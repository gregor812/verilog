==> flow/design.v <==
`timescale 1ns / 1ns
module coder_ham (
   input   wire   clk_i,
   input   wire   rst_i,
   input   wire [15:0] dat_i,
   input   wire        vld_i,
   output  reg         rdy_o,
   output  reg  [20:0] dat_o,
   output  reg         vld_o,
   input   wire        rdy_i
);
   reg [4:0] ctrl_bits;
   always @(*) begin
      ctrl_bits[0] = dat_i[0]  ^ dat_i[1]  ^ dat_i[3]  ^
                     dat_i[4]  ^ dat_i[6]  ^ dat_i[8]  ^
                     dat_i[10] ^ dat_i[11] ^ dat_i[13] ^
                     dat_i[15];
      ctrl_bits[1] = dat_i[0]  ^ dat_i[2]  ^ dat_i[3] ^
                     dat_i[5]  ^ dat_i[6]  ^ dat_i[9] ^
                     dat_i[10] ^ dat_i[12] ^ dat_i[13];
      ctrl_bits[2] = dat_i[1]  ^ dat_i[2]  ^ dat_i[3] ^
                     dat_i[7]  ^ dat_i[8]  ^ dat_i[9] ^
                     dat_i[10] ^ dat_i[14] ^ dat_i[15];
      ctrl_bits[3] = dat_i[4]  ^ dat_i[5]  ^ dat_i[6] ^
                     dat_i[7]  ^ dat_i[8]  ^ dat_i[9] ^
                     dat_i[10];
      ctrl_bits[4] = dat_i[11] ^ dat_i[12] ^ dat_i[13] ^
                     dat_i[14] ^ dat_i[15];
   end
   always @(posedge clk_i)
      if(rst_i) begin
         rdy_o <= 0;
         dat_o <= 0;
         vld_o <= 0;
      end else begin
         rdy_o <= rdy_i;
         if(rdy_i) begin
            dat_o <= {dat_i[15:11], ctrl_bits[4],         
                      dat_i[10:4],  ctrl_bits[3],         
                      dat_i[3:1],   ctrl_bits[2],         
                      dat_i[0],     ctrl_bits[1:0]};      
            vld_o <= vld_i;
         end
      end
endmodule
==> Tool chain data of coder_ham <==
The steps from the RTL of coder_ham to its reports follow in flow order.
Line numbers count from 1 in the design file above.
{ "setup": {"top_module": "coder_ham", "clock": "clk_i", "library": "sky130hd", "lib_corner": "tt_025C_1v80"} }

==> Word level <==
Counts by Yosys on the flattened word-level netlist (proc, flatten, opt, wreduce; memories kept). Register bits leave out memories and registers merged into their read ports (data or address); mux counts leave out enables and synchronous resets folded into registers. Print and check cells are left out. Cells with the same type and inputs are merged into one.
{ "classes": {"n_logic": 35} }
{ "ops": {"columns": ["cell", "n"], "rows": [
  ["1-bit XOR", 35]
]} }
{ "word_totals": {"regBits": 23, "in_bits": 20, "output_inout_bits": 23, "word_cells": 38} }

==> Logic depth <==
Depth = most cells in a row (Yosys ltp): at word level without a register or memory, in the mapped netlist without a sequential cell, where the memories' decode and read muxes count.
{ "logic_depth": {"ltp_word": 9, "abc_area": 0, "depth_mapped": 5} }

==> Netlist <==
Source: synth_stat.txt of the flow (Yosys; design flattened, memories mapped). It holds for the ABC_AREA given above (unset counts as 0); a run with the other value may have another netlist.
{ "by_type": {"columns": ["cell", "n", "type_area_um2"], "rows": [
  ["sky130_fd_sc_hd__dfxtp_1", 23, 460.442],
  ["sky130_fd_sc_hd__mux2i_1", 19, 190.182],
  ["sky130_fd_sc_hd__xnor3_1", 6, 135.13],
  ["sky130_fd_sc_hd__nor2_1", 22, 82.579],
  ["sky130_fd_sc_hd__xnor2_1", 6, 52.55],
  ["sky130_fd_sc_hd__xor2_1", 4, 35.034],
  ["sky130_fd_sc_hd__xnor3_2", 1, 23.773],
  ["sky130_fd_sc_hd__xor3_1", 1, 23.773],
  ["sky130_fd_sc_hd__nand2b_1", 3, 18.768],
  ["sky130_fd_sc_hd__o221ai_1", 2, 17.517],
  ["sky130_fd_sc_hd__xnor2_2", 1, 16.266],
  ["sky130_fd_sc_hd__nand2_1", 4, 15.014],
  ["sky130_fd_sc_hd__a211oi_2", 1, 12.512],
  ["sky130_fd_sc_hd__clkbuf_1", 3, 11.261],
  ["sky130_fd_sc_hd__buf_2", 2, 10.01],
  ["sky130_fd_sc_hd__inv_1", 1, 3.754]
]} }
{ "synth_totals": {"cells": 99, "mapped_area_um2": 1108.6, "seq_area_um2": 460.4, "ff_cells": 23} }

==> Timing after synthesis <==
Path of least setup slack by OpenSTA after synthesis, without wires, with an ideal clock, recovery checks aside; 20% of the period is set as input and as output delay. Where synthesis merged equal registers, the netlist keeps one of their names.
{ "synth_timing": {"kind": "input-to-reg", "from": "input dat_i[11]", "to": "register dat_o[0]", "period_ns": 1.62, "input_delay_ns": 0.324, "launch_ns": 0.324, "arrival_time_ns": 1.267, "path_slack_ns": 0.274, "path_delay_ns": 1.022, "driving_pins": 4, "path_buffers": 0, "synth_period_reached_ns": 1.346} }
"path_delay_ns" is the arrival time less input delay plus setup time.
"driving_pins" counts driving pins, that of a launching flip-flop among them; a cell with two outputs on the path counts twice.
"synth_period_reached_ns" = period - worst setup slack (recovery checks aside). The figure is calculated, with input and output delays left at 20% of the set period.
The rows between start and end are the longest chain of elaborated cells between them; the timing report does not say that the signal goes this way. Where chains are equally long, one stands for them.
A line is the first line of the expression or statement that the cell stems from. Yosys adds cells for indexed reads and writes and turns some case tables into memories.
{ "synth_via": {"cell_sequence": "sky130_fd_sc_hd__xnor3_2 -> sky130_fd_sc_hd__xnor3_1 -> sky130_fd_sc_hd__xor2_1 -> sky130_fd_sc_hd__a211oi_2", "elab_chain_len": 3, "cells_between": 3, "lines_between": 1, "cone_classes": "logic: 3"} }
{ "synth_lines": {"columns": ["item", "line", "source"], "rows": [
  ["start: declaration", 5, "input   wire [15:0] dat_i,"],
  ["1-bit XOR x3", 14, "ctrl_bits[0] = dat_i[0]  ^ dat_i[1]  ^ dat_i[3]  ^"],
  ["end: assignment", 33, "dat_o <= 0;"],
  ["end: assignment", 38, "dat_o <= {dat_i[15:11], ctrl_bits[4],"],
  ["end: declaration", 8, "output  reg  [20:0] dat_o,"]
]} }

==> Worst path after layout <==
From the final timing report of record 1: the path of least setup slack in the routed layout; clock arrival at registers is part of the times.
{ "layout_timing": {"kind": "input-to-reg", "from": "input dat_i[10]", "to": "register dat_o[7]", "period_ns": 1.08, "input_delay_ns": 0.22, "launch_ns": 0.22, "arrival_time_ns": 1.28, "path_slack_ns": -0.04, "driving_pins": 5, "path_buffers": 1} }
The rows between start and end are the longest chain of elaborated cells between them; the timing report does not say that the signal goes this way. Where chains are equally long, one stands for them.
{ "layout_via": {"cell_sequence": "sky130_fd_sc_hd__buf_12 -> sky130_fd_sc_hd__xor2_4 -> sky130_fd_sc_hd__xnor3_1 -> sky130_fd_sc_hd__mux2i_2 -> sky130_fd_sc_hd__nor2_1", "elab_chain_len": 1, "cells_between": 1, "lines_between": 1, "cone_classes": "logic: 1"} }
{ "layout_lines": {"columns": ["item", "line", "source"], "rows": [
  ["start: declaration", 5, "input   wire [15:0] dat_i,"],
  ["1-bit XOR", 24, "ctrl_bits[3] = dat_i[4]  ^ dat_i[5]  ^ dat_i[6] ^"],
  ["end: assignment", 33, "dat_o <= 0;"],
  ["end: assignment", 38, "dat_o <= {dat_i[15:11], ctrl_bits[4],"],
  ["end: declaration", 8, "output  reg  [20:0] dat_o,"]
]} }

## Implementation results

2 stored runs of coder_ham in the flow (synthesis by Yosys, layout by OpenROAD, sky130hd cells), in arbitrary order. Constraints: input delay and output delay 20% of the set period each, output load 0.01 pF.
By "achieved clock period (ns)" is meant the clock period of the run minus its worst setup slack. This is arithmetic on one report: input and output delays are still those of the set period (20% each).
"worst setup path time (ns)" means the part of the period allowed to the worst setup path (the constraints hold back 20% at inputs and 20% at outputs) less its slack; where the path has registers, the arrival times of their clocks count too.
"finish__power__total" is the tool's figure for a default switching activity; nothing was simulated.

settings of record 1
{
  "period_ns": 1.08,
  "CORE_UTILIZATION": 28,
  "SETUP_SLACK_MARGIN": 0.2,
  "PLACE_DENSITY": 0.58,
  "HOLD_SLACK_MARGIN": 0.11,
  "CELL_PAD_IN_SITES_DETAIL_PLACEMENT": 2,
  "ABC_AREA": 0,
  "GPL_ROUTABILITY_DRIVEN": 1,
  "CTS_CLUSTER_DIAMETER": 184,
  "CAP_MARGIN": 25,
  "SLEW_MARGIN": 40,
  "CORE_MARGIN": 2
}
report of record 1
yosys chip area after synthesis (um^2): 1108.6
finish__design__die__area: 4478.3
finish__design__instance__area__stdcell: 2005.7
finish__design__instance__utilization: 0.5358
finish__timing__setup__ws: -0.037
finish__timing__setup__tns: -0.074
finish__timing__hold__ws: 0.215
finish__power__total: 2.438e-03
achieved clock period (ns): 1.117
worst setup path time (ns): 0.90
worst setup path kind: input-to-reg

settings of record 2
{
  "period_ns": 1.2,
  "CORE_UTILIZATION": 28,
  "SETUP_SLACK_MARGIN": -0.01,
  "PLACE_DENSITY_LB_ADDON": 0.13,
  "CORE_MARGIN": 6,
  "CTS_CLUSTER_DIAMETER": 106,
  "SLEW_MARGIN": 15,
  "CAP_MARGIN": 20
}
report of record 2
yosys chip area after synthesis (um^2): 1108.6
finish__design__die__area: 5613.0
finish__design__instance__area__stdcell: 1739.2
finish__design__instance__utilization: 0.4680
finish__timing__setup__ws: 0.034
finish__timing__setup__tns: 0.000
finish__timing__hold__ws: 0.273
finish__power__total: 1.914e-03
achieved clock period (ns): 1.166
worst setup path time (ns): 0.93
worst setup path kind: input-to-reg
