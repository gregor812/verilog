==> flow/design.v <==
`timescale 1ns / 1ns
module decoder_ham
(
    input   wire  clk_i,
    input   wire  rst_i,
    input   wire [20:0] dat_i,
    input   wire        vld_i,
    output  reg         rdy_o,
    output  wire [15:0] dat_o,
    output  reg         vld_o,
    input   wire        rdy_i
);
   reg [4:0] syndrome;
   reg [20:0] dat;  
   assign dat_o = {dat[20:16], dat[14:8], dat[6:4], dat[2]};  
   always @(*)
   begin
      syndrome[0] = dat_i[0]  ^ dat_i[2]  ^ dat_i[4]  ^
                    dat_i[6]  ^ dat_i[8]  ^ dat_i[10] ^
                    dat_i[12] ^ dat_i[14] ^ dat_i[16] ^
                    dat_i[18] ^ dat_i[20];
      syndrome[1] = dat_i[1]  ^ dat_i[2]  ^ dat_i[5]  ^
                    dat_i[6]  ^ dat_i[9]  ^ dat_i[10] ^
                    dat_i[13] ^ dat_i[14] ^ dat_i[17] ^
                    dat_i[18];
      syndrome[2] = dat_i[3]  ^ dat_i[4]  ^ dat_i[5]  ^
                    dat_i[6]  ^ dat_i[11] ^ dat_i[12] ^
                    dat_i[13] ^ dat_i[14] ^ dat_i[19] ^
                    dat_i[20];
      syndrome[3] = dat_i[7]  ^ dat_i[8]  ^ dat_i[9]  ^
                    dat_i[10] ^ dat_i[11] ^ dat_i[12] ^
                    dat_i[13] ^ dat_i[14];
      syndrome[4] = dat_i[15] ^ dat_i[16] ^ dat_i[17] ^
                    dat_i[18] ^ dat_i[19] ^ dat_i[20];
   end
   always @(posedge clk_i)
      if(rst_i)
      begin
         rdy_o <= 0;
         dat   <= 0;
         vld_o <= 0;
      end
      else
      begin
         rdy_o <= rdy_i;
         if(rdy_i) begin
            dat   <= syndrome ? (dat_i ^ (1 << (syndrome - 5'b1))) : dat_i;  
            vld_o <= vld_i;
         end
      end
endmodule
# Reports on decoder_ham
# The steps from the RTL of decoder_ham to its reports follow in flow order.
# Line numbers count from 1 in the design file above.
# Operators carry their Yosys type and port widths (W data, S select, Z words).
# Cell names lack the library's common part.
# A cell with -- has no value.
dict set report design {
  design {decoder_ham}
  clock {clk_i}
  lib {sky130hd}
  lib_corner {tt_025C_1v80}
}

# Elaborated design
# Yosys after proc, flatten, opt, wreduce and memory -nomap, before mapping. Enables and synchronous resets that opt folds into registers are not counted as muxes. Memory bits, and registers merged into a memory's read port (data or address), are not among the register bits. Print and check cells are not counted. Equal cells are merged and count once.
dict set report bits {
  ff_bits 23
  input_bits 25
  elab_cells 48
  output_inout_bits 18
}
dict set report classes {
  muxes 1
  n_shift 1
  add_sub_neg 1
  n_reduce_logical 1
  n_logic 41
}
# op n
set ops {}
lappend ops {{$xor A1 B1 Y1} 40}
lappend ops {{$shl A1 B5 Y21 const A} 1}
lappend ops {{$xor A21 B21 Y21} 1}
lappend ops {{$mux W21} 1}
lappend ops {{$sub A5 B1 Y5 const B} 1}
lappend ops {{$reduce_bool A5 Y1} 1}

# Longest topological paths
# Longest topological path by Yosys (ltp), each cell counted once; first at word level (registers and memories cut), then after technology mapping (sequential cells cut; the memories' decode and read muxes count).
dict set report logic_depth {
  ltp_word 14
  ABC_AREA 0
  mapped_depth 7
  ltp_nobuf 6
}

# Netlist
# The flow's flattened synthesis, as Yosys stat reports it; memories are mapped. The netlist is that of the ABC_AREA named above (0 if unset); the other value can give another one.
# The area totals of this step are shown rounded.
dict set report mapped {
  area_um2 1400
  cells 142
  flip_flops 18
  buf_cells 7
  sequential_area_um2 360
}
# cell_type n area_total_um2
set by_type {}
lappend by_type {dfxtp_1 18 360.346}
lappend by_type {xnor2_1 27 236.477}
lappend by_type {xnor3_1 8 180.173}
lappend by_type {a211oi_1 15 112.608}
lappend by_type {a22oi_1 15 112.608}
lappend by_type {nor2_1 17 63.811}
lappend by_type {nand4_1 8 50.048}
lappend by_type {xnor3_2 2 47.546}
lappend by_type {nand3_1 9 45.043}
lappend by_type {xor2_1 5 43.792}
lappend by_type {xnor2_2 2 32.531}
lappend by_type {nand4_2 2 25.024}
lappend by_type {xor3_2 1 25.024}
lappend by_type {clkbuf_1 5 18.768}
lappend by_type {xor2_2 1 16.266}
lappend by_type {a221oi_2 1 15.014}
lappend by_type {a211oi_2 1 12.512}
lappend by_type {mux2i_1 1 10.01}
# Other cell types: 4; their cells: 4.

# Timing after synthesis
# Path of least setup slack by OpenSTA after synthesis, without wires, with an ideal clock, recovery checks aside; 20% of the period is set as input and as output delay. Where synthesis merged equal registers, the netlist keeps one of their names.
dict set report synth_path {
  path_kind {in2reg}
  start {in dat_i[13]}
  end {reg dat[12]}
  tclk_ns 2.34
  in_delay_ns 0.468
  arrival_time_ns 1.955
  driving_pins 7
  t_first_pin_ns 0.468
  path_delay_ns 1.573
  setup_ns 0.086
  n_path_buf 1
  required_time_ns 2.254
  setup_slack_ns 0.299
  period_less_setup_slack_ns 2.041
}
# "path_delay_ns" is the arrival time less input delay plus setup time.
# "driving_pins": output pins that drive a net of the path, with the launching flip-flop's if there is one; two outputs of one cell count as two.
# "period_less_setup_slack_ns" = period - worst setup slack (recovery checks aside). The figure is calculated, with input and output delays left at 20% of the set period.
# The rows between start and end are the longest chain of elaborated cells between them; the timing report does not say that the signal goes this way. Where chains are equally long, one stands for them.
# Each line given opens the expression or statement behind the cell; cells for indexed reads and writes are added by Yosys, which also makes memories of some case tables.
dict set report synth_via {
  path_cell_list {buf_2 xor3_2 xnor2_2 nand4_2 a22oi_1 xnor2_1 a211oi_1}
  elab_chain_cells 8
  cone_cells 15
  lines_between 4
  classes_between {add/sub (1); shift (1); mux (1); logic (11); reduce/logical (1)}
}
# element line_no
set synth_rtl {}
lappend synth_rtl {{from (decl)} 6} ;# input   wire [20:0] dat_i,
lappend synth_rtl {{$xor A1 B1 Y1 x4} 22} ;# syndrome[1] = dat_i[1]  ^ dat_i[2]  ^ dat_i[5]  ^
lappend synth_rtl {{$sub A5 B1 Y5} 47} ;# dat   <= syndrome ? (dat_i ^ (1 << (syndrome - 5'b1))) : dat_i;
lappend synth_rtl {{$shl A1 B5 Y21} 47}
lappend synth_rtl {{$xor A21 B21 Y21} 47}
lappend synth_rtl {{$mux W21} 47}
lappend synth_rtl {{to (assign)} 40} ;# dat   <= 0;
lappend synth_rtl {{to (assign)} 47}
lappend synth_rtl {{to (decl)} 14} ;# reg [20:0] dat;

# Path in the finished layout
# From the final timing report of flow run 1: the path of least setup slack in the routed layout; clock arrival at registers is part of the times.
dict set report layout_path {
  path_kind {in2reg}
  start {in dat_i[8]}
  end {reg dat[20]}
  t_first_pin_ns 0.46
  tclk_ns 2.32
  in_delay_ns 0.46
  required_time_ns 2.54
  arrival_time_ns 2.24
  n_path_buf 4
  driving_pins 10
  setup_ns 0.09
  setup_slack_ns 0.30
}
# The rows between start and end are the longest chain of elaborated cells between them; the timing report does not say that the signal goes this way. Where chains are equally long, one stands for them.
dict set report layout_via {
  path_cell_list {buf_6 buf_6 xnor3_1 buf_4 xnor3_2 buf_6 nand3_4 a22oi_2 xnor2_1 a211oi_1}
  elab_chain_cells 11
  cone_cells 19
  lines_between 3
  classes_between {add/sub (1); shift (1); mux (1); logic (15); reduce/logical (1)}
}
# element line_no
set layout_rtl {}
lappend layout_rtl {{from (decl)} 6} ;# input   wire [20:0] dat_i,
lappend layout_rtl {{$xor A1 B1 Y1 x7} 18} ;# syndrome[0] = dat_i[0]  ^ dat_i[2]  ^ dat_i[4]  ^
lappend layout_rtl {{$sub A5 B1 Y5} 47} ;# dat   <= syndrome ? (dat_i ^ (1 << (syndrome - 5'b1))) : dat_i;
lappend layout_rtl {{$shl A1 B5 Y21} 47}
lappend layout_rtl {{$xor A21 B21 Y21} 47}
lappend layout_rtl {{$mux W21} 47}
lappend layout_rtl {{to (assign)} 40} ;# dat   <= 0;
lappend layout_rtl {{to (assign)} 47}
lappend layout_rtl {{to (decl)} 14} ;# reg [20:0] dat;

# Record of 2 stored runs of the RTL-to-layout flow on decoder_ham, platform sky130hd. The runs are unordered. Constraints: input delay and output delay 20% of the set period each, output load 0.01 pF.
# "achievedPeriod_ns" is the run's clock period less its worst setup slack. It is reckoned from that one timing run; input and output delays stay at 20% of the period that was set.
# "worstPathTime_ns" is the time allowed to the run's worst setup path (the clock period less input and output delay, where it has them) less its slack. Clock arrival times count: a late capture clock shortens it, a late launch clock lengthens it.
# "design_power_w" is the tool's figure for a default switching activity; nothing was simulated.
# Results are given in rounded form.
run="flow run 1" settings period_ns=2.32 SETUP_SLACK_MARGIN=0.47 CAP_MARGIN=20 CORE_MARGIN=2 CORE_UTILIZATION=40 SLEW_MARGIN=20
run="flow run 1" results ws_hold_ns=0.49 fin_ws_ns=0.30 achievedPeriod_ns=2.021 worstPathTime_ns=1.56 critical_path_type="in2reg" synthArea_um2=1400 timing.setup.tns_ns=0.000 design_power_w=0.0014 post_route_util_frac=0.75 design_die_area_um2=4100 stdcell_area_um2=2500
run="flow run 2" settings period_ns=1.38 CORE_UTILIZATION=21 PLACE_DENSITY_LB_ADDON=0.17 CORE_ASPECT_RATIO=0.98 CELL_PAD_IN_SITES_GLOBAL_PLACEMENT=2 GPL_ROUTABILITY_DRIVEN=1 CTS_CLUSTER_DIAMETER=300 CAP_MARGIN=20 CORE_MARGIN=2 SLEW_MARGIN=20
run="flow run 2" results ws_hold_ns=0.34 fin_ws_ns=-0.49 achievedPeriod_ns=1.867 worstPathTime_ns=1.59 critical_path_type="in2reg" synthArea_um2=1400 timing.setup.tns_ns=-6.9 design_power_w=0.0025 post_route_util_frac=0.4 design_die_area_um2=7500 stdcell_area_um2=2600
